==> flow/design.v <==
module myFFTsram (
    input        clk,                              
    input        rst_n,                             
    input        read,                             
    input        write,                            
    input  [7:0] data_in,                          
    output [7:0] data_out,                         
    output       ready,                            
    output reg   overflow                         
);    
    reg    [7:0] fifo_buff [7:0];                  
    reg    [2:0] write_pointer;                    
    reg    [2:0] read_pointer;                     
    always @ (posedge clk or negedge rst_n) begin
        if (!rst_n) begin
            write_pointer                       <= 0;                               
            read_pointer                        <= 0;                               
            overflow                            <= 0;                               
        end else begin
            if (write) begin
                if ((write_pointer + 3'b1) != read_pointer) begin 
                    fifo_buff[write_pointer] 	<= data_in;                         
                    write_pointer               <= write_pointer + 3'd1;            
                end 
				else begin
                    overflow                    <= 1;                               
                end
            end
            if (read && ready) begin
                read_pointer                    <= read_pointer + 3'd1;             
                overflow                        <= 0;                               
            end 
        end
    end
    assign ready                                = (write_pointer != read_pointer); 
    assign data_out                             = fifo_buff[read_pointer];         
endmodule
# From RTL to reports: myFFTsram
# Tool output for the design above, in the order of the flow.
# Lines are those of the file above, counted from 1.
# Operators: Yosys type, input widths -> output width; for muxes data width and select width s.
# Library cell names are shortened.
# Not given: --
# design
top	myFFTsram
clk_port	clk
lib	sky130hd
corner	tt_025C_1v80

# After elaboration
# Yosys after proc, flatten, opt, wreduce and memory -nomap, before mapping. Print and check cells are not counted. Equal cells are merged and count once.
# op_classes
add_sub_neg	2
equal	17
n_mux	4
reduce_and_logical	14
# ops
cell	count
$pmux 8 s8	1
$reduce_and 4->1	8
$eq 3x3->1 const B	8
$eq 3x2->1 const B	4
$add 3x1->3 const B	2
$eq 3x1->1 const B	2
$ne 3x3->1	2
$logic_not 3->1	2
$reduce_and 2->1	2
$mux 1	3
$ne 2x1->1 const B	1
$reduce_bool 2->1	1
$logic_and 1x1->1	1
# word_totals
regBits	71
elab_cells	48

# Depth
# Longest topological path by Yosys (ltp), each cell counted once; first at word level (registers and memories cut), then after technology mapping (sequential cells cut; the memories' decode and read muxes count).
# depth
word_depth	5
abc_area	0
depth_mapped	10

# Netlist
# Source: synth_stat.txt of the flow (Yosys; design flattened, memories mapped). It holds for the ABC_AREA given above (unset counts as 0); a run with the other value may have another netlist.
# Totals and module areas in this step are rounded.
# synth_totals
mapped_cells	190
yosys_area_mm2	0.003
seqArea_mm2	0.0021
ffs	71
# types
cell	count	area_total_um2
edfxtp_1	64	1.92E+03
dfrtp_1	7	175.168
ha_1	12	150.144
a22o_2	8	80.077
a221oi_1	7	61.309
a22o_1	7	61.309
nor3_1	12	60.058
a22oi_1	7	52.55
buf_6	4	45.043
a31oi_1	7	43.792
nor4b_1	4	35.034
xnor2_1	4	35.034
inv_1	7	26.275
mux2_2	2	22.522
mux2i_1	2	20.019
a41oi_2	1	16.266
clkbuf_1	4	15.014
nand2_1	4	15.014
# Not listed: further types 23, cells in them 27.

# Path before layout
# Source: OpenSTA report_checks on the synthesized netlist (no wires, ideal clock, input and output delay 20% of the period each), path of least setup slack; recovery checks are left aside. Register names are those of the netlist, which keeps one name where synthesis merged equal registers.
# synth_path
path_type	register to register
from	register write_pointer[2]
to	register fifo_buff[0][0]
tclk_ps	2860
setup_time_ps	398
t_arrival_ps	2439
required_ps	2462
path_slack_ps	23
delay_ps	2837
path_stages	7
n_path_buf	1
synth_period_reached_ps	2837
# "delay_ps" = arrival - input delay + setup time.
# "path_stages" counts driving pins, that of a launching flip-flop among them; a cell with two outputs on the path counts twice.
# "synth_period_reached_ps" is the clock period less the worst setup slack; recovery checks do not enter. This is arithmetic on one report: input and output delays are still those of the set period (20% each).
# The rows between start and end are the longest chain of elaborated cells between them; the timing report does not say that the signal goes this way. Where chains are equally long, one stands for them.
# A line is the first line of the expression or statement that the cell stems from. Yosys adds cells for indexed reads and writes and turns some case tables into memories.
# synth_via
path_cell_list	dfrtp_1 > clkbuf_1 > inv_1 > ha_1 > xnor2_1 > nor3_1 > nor4b_1
elab_chain_cells	3
cells_between	4
# synth_lines
item	line_no	text
start: declaration	12	reg    [2:0] write_pointer;
start: assignment	16	write_pointer                       <= 0;
start: assignment	23	write_pointer               <= write_pointer + 3'd1;
$add 3x1->3	21	if ((write_pointer + 3'b1) != read_pointer) begin
$ne 3x3->1	21
$reduce_and 4->1	--
end: assignment	22	fifo_buff[write_pointer] <= data_in;
end: declaration	11	reg    [7:0] fifo_buff [7:0];

# Timing after layout
# Path of least setup slack in the final report of record 1 (OpenROAD, finished layout, wires in). Where an end is a register, its clock arrival counts in the times.
# The path's times are printed in steps of 10 ps; the period is the one set.
# layout_path
path_type	register to output
from	register read_pointer[1]
to	output port data_out[3]
tclk_ps	2600
output_delay_ps	520
t_arrival_ps	2630
required_ps	2080
path_slack_ps	-550
path_stages	10
n_path_buf	4
# The rows between start and end are the longest chain of elaborated cells between them; the timing report does not say that the signal goes this way. Where chains are equally long, one stands for them.
# layout_via
path_cell_list	dfrtp_2 > ha_4 > ha_2 > buf_6 > or4_4 > buf_8 > or2_1 > buf_6 > a41oi_2 > buf_2
elab_chain_cells	2
cells_between	9
lines_between	1
# layout_lines
item	line_no	text
start: declaration	13	reg    [2:0] read_pointer;
start: assignment	17	read_pointer                        <= 0;
start: assignment	30	read_pointer                    <= read_pointer + 3'd1;
$eq 3x3->1	36	assign data_out                             = fifo_buff[read_pointer];
$pmux 8 s8	36
end: declaration	7	output [7:0] data_out,

# Top module myFFTsram; platform sky130hd; tools Yosys and OpenROAD; 2 stored runs in no particular order. Input and output delays are each 20% of the period that was set; the output load is 0.01 pF.
# By "timing.achieved_period_ps" is meant the clock period of the run minus its worst setup slack. This is arithmetic on one report: input and output delays are still those of the set period (20% each).
# "worst_path_ps" = time allowed to the worst setup path (clock period - input delay - output delay, where it has them) - its slack; a late launch clock adds to it, a late capture clock takes from it.
# "fin_power_w" rests on the timing tool's default activity at the inputs, not on a simulated workload.
# "worst_path_ps" is known to 10 ps.
# The results are shown rounded.
# Settings: - = not set for that run.
# A result given as - is not shown for that run.
run name	period_ns	CORE_UTILIZATION	SETUP_SLACK_MARGIN	PLACE_DENSITY_LB_ADDON	HOLD_SLACK_MARGIN	TNS_END_PERCENT	GPL_TIMING_DRIVEN	CTS_CLUSTER_SIZE	CAP_MARGIN	MIN_ROUTING_LAYER	MAX_ROUTING_LAYER	CORE_MARGIN	SLEW_MARGIN	CELL_PAD_IN_SITES_GLOBAL_PLACEMENT	CELL_PAD_IN_SITES_DETAIL_PLACEMENT	GPL_ROUTABILITY_DRIVEN	timing.achieved_period_ps	die_footprint_mm2	finish.utilization_pct	timing.setup.ws_ps	setup_tns_ps	worst_path_ps	timing.worst_path_kind	layout_stdcell_area_mm2	fin_power_w	synthArea_mm2
record 1	2.6	51	0.12	0.14	0.06	5	0	79	0	met1	met5	2	20	-	-	-	3147	0.0066	65	-550	-8900	2630	register to output	0.0038	0.0046	0.003
record 2	5.89	72	-	0.25	-	-	-	-	20	-	-	2	20	2	1	1	-	-	-	-	-	-	-	-	-	-
# Record 2: did not finish, placement stopped with FLW-0024
